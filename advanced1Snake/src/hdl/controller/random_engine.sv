==> flow/design.v <==
module random_engine #(
    parameter width = 32
) (
    input logic clock,
    input logic reset_n,
    output logic [width-1:0] random_number
);
    logic [width-1:0] lfsr;
    always @(posedge clock or negedge reset_n) begin
        if (~reset_n) begin
            lfsr <= 32'h12345678;
        end else begin
            lfsr <= {lfsr[width-2:0], lfsr[width-1] ^ lfsr[width-2]};
        end
    end
    assign random_number = lfsr;
endmodule
# Tool chain data of random_engine
# The steps from the RTL of random_engine to its reports follow in flow order.
# Lines are those of the file above, counted from 1.
# A cell with n/a has no value.
# design
design	random_engine
clk_port	clock
lib	sky130hd
lib_corner	tt_025C_1v80

# After elaboration
# Counts by Yosys on the flattened word-level netlist (proc, flatten, opt, wreduce; memories kept). Register bits leave out memories and registers merged into their read ports (data or address); mux counts leave out enables and synchronous resets folded into registers. Print and check cells are left out. Cells with the same type and inputs are merged into one.
# classes
bitwise	1
mul	0
compare	0
reduce_logical	0
mux	0
div_mod_pow	0
shift	0
n_eq	0
add_sub_neg	0
# ops
cell	count
bitwise XOR 1 bit	1
# bits
mem_count	0
latchBits	0
register_bits	32
ramBits	0
out_inout_bits	32
input_bits	2
mem_bits_ro	0
clocked_rd_ports_x_width	0
word_cells	2

# Logic depth
# Yosys ltp: most cells in a row. Word level: on the elaborated netlist, between registers, memories and ports. Mapped: between sequential cells and ports; inverters and the memories' decode and read muxes count.
# logic_depth
ltp_word	1
ABC_AREA	0
mapped_depth	1
ltp_nobuf	1

# Synthesis result
# The flow's flattened synthesis, as Yosys stat reports it; memories are mapped. The netlist is that of the ABC_AREA named above (0 if unset); the other value can give another one.
# The area totals of this step are shown rounded.
# types
cell_type	count	type_area_um2
sky130_fd_sc_hd__dfrtp_1	19	475.456
sky130_fd_sc_hd__dfstp_2	13	341.578
sky130_fd_sc_hd__xor2_1	1	8.758
# synth_totals
flip_flops	32
buffers	0
mapped_cells	33
area_um2	825.8
seq_area_um2	817.0

# Path before layout
# OpenSTA on the mapped netlist: ideal clock, no wires. The path of least setup slack (recovery checks aside). Input and output delay are each 20% of the period. Register names are those of the netlist, which keeps one name where synthesis merged equal registers.
# synth_path
kind	register to register
start	reg lfsr[30]
end	reg lfsr[0]
arrival_time_ps	570
launch_ps	0
path_stages	2
path_buffers	0
path_slack_ps	27
setup_time_ps	128
period_ps	725
path_delay_ps	698
required_ps	597
period_less_setup_slack_ps	698
# "path_delay_ps" is the arrival time less input delay plus setup time.
# "path_stages": output pins that drive a net of the path, with the launching flip-flop's if there is one; two outputs of one cell count as two.
# "period_less_setup_slack_ps" is the clock period less the worst setup slack; recovery checks do not enter. This is arithmetic on one report: input and output delays are still those of the set period (20% each).
# Between the ends stands the longest chain of elaborated cells between them, by number of cells; it is not shown to be the way that was timed. Of several equally long chains one is given.
# A line is the first line of the expression or statement that the cell stems from. Yosys adds cells for indexed reads and writes and turns some case tables into memories.
# synth_via
path_cell_list	sky130_fd_sc_hd__dfrtp_1 -> sky130_fd_sc_hd__xor2_1
elab_chain_len	1
cone_cells	1
lines_between	1
cone_classes	1 x logic
# synth_rtl
item	line	rtl
from (decl)	8	logic [width-1:0] lfsr;
from (assign)	11	lfsr <= 32'h12345678;
from (assign)	13	lfsr <= {lfsr[width-2:0], lfsr[width-1] ^ lfsr[width-2]};
bitwise XOR 1 bit	13
to (assign)	11
to (assign)	13
to (decl)	8

# Path in the finished layout
# From the final timing report of entry A: the path of least setup slack in the routed layout; clock arrival at registers is part of the times.
# The report prints the path's times to 10 ps; the period is as set.
# layout_path
kind	register to output
start	reg lfsr[6]
end	out random_number[6]
required_ps	1010
output_delay_ps	250
path_slack_ps	80
launch_ps	270
arrival_time_ps	930
path_stages	2
period_ps	1260
path_buffers	1
# layout_via
path_cell_list	sky130_fd_sc_hd__dfstp_2 -> sky130_fd_sc_hd__buf_6
elab_chain_len	0
cone_cells	0
lines_between	0
# layout_rtl
item	line	rtl
from (decl)	8	logic [width-1:0] lfsr;
from (assign)	11	lfsr <= 32'h12345678;
from (assign)	13	lfsr <= {lfsr[width-2:0], lfsr[width-1] ^ lfsr[width-2]};
to (decl)	6	output logic [width-1:0] random_number

# Measured data: module random_engine, platform sky130hd, 2 stored runs of the flow under differing settings, order arbitrary. Input and output delays are each 20% of the period that was set; the output load is 0.01 pF.
# "achieved_period_ps" = clock period - worst setup slack. The figure is calculated, with input and output delays left at 20% of the set period.
# "worst_path_time_ps" is the time allowed to the run's worst setup path (the clock period less input and output delay, where it has them) less its slack. Clock arrival times count: a late capture clock shortens it, a late launch clock lengthens it.
# "total_power_uw": no workload was simulated; the value follows from the tool's default switching activity.
# "worst_path_time_ps" is given in steps of 10 ps.
# The measured numbers are rounded.
# Among the settings, . means not set for that run.
setting or result,entry A,entry B
period_ns,1.26,1.35
CORE_UTILIZATION,16,40
SETUP_SLACK_MARGIN,0.12,.
PLACE_DENSITY_LB_ADDON,0.23,.
CELL_PAD_IN_SITES_GLOBAL_PLACEMENT,3,.
TNS_END_PERCENT,45,.
GPL_TIMING_DRIVEN,0,.
GPL_ROUTABILITY_DRIVEN,0,.
MIN_ROUTING_LAYER,met1,.
MAX_ROUTING_LAYER,met5,.
CAP_MARGIN,20,20
CORE_MARGIN,2,2
SLEW_MARGIN,20,20
design.die.area_um2,5752,2444
final_setup_ws_ps,83,66
total_negative_slack_ps,0,0
utilization_pct,26.6,60.5
total_power_uw,1775,1465
worst_path_time_ps,930,1010
critical_path_type,register to output,register to output
achieved_period_ps,1177,1284
stdcell_area_um2,1341,1186
synthesis_area_um2,825.8,825.8
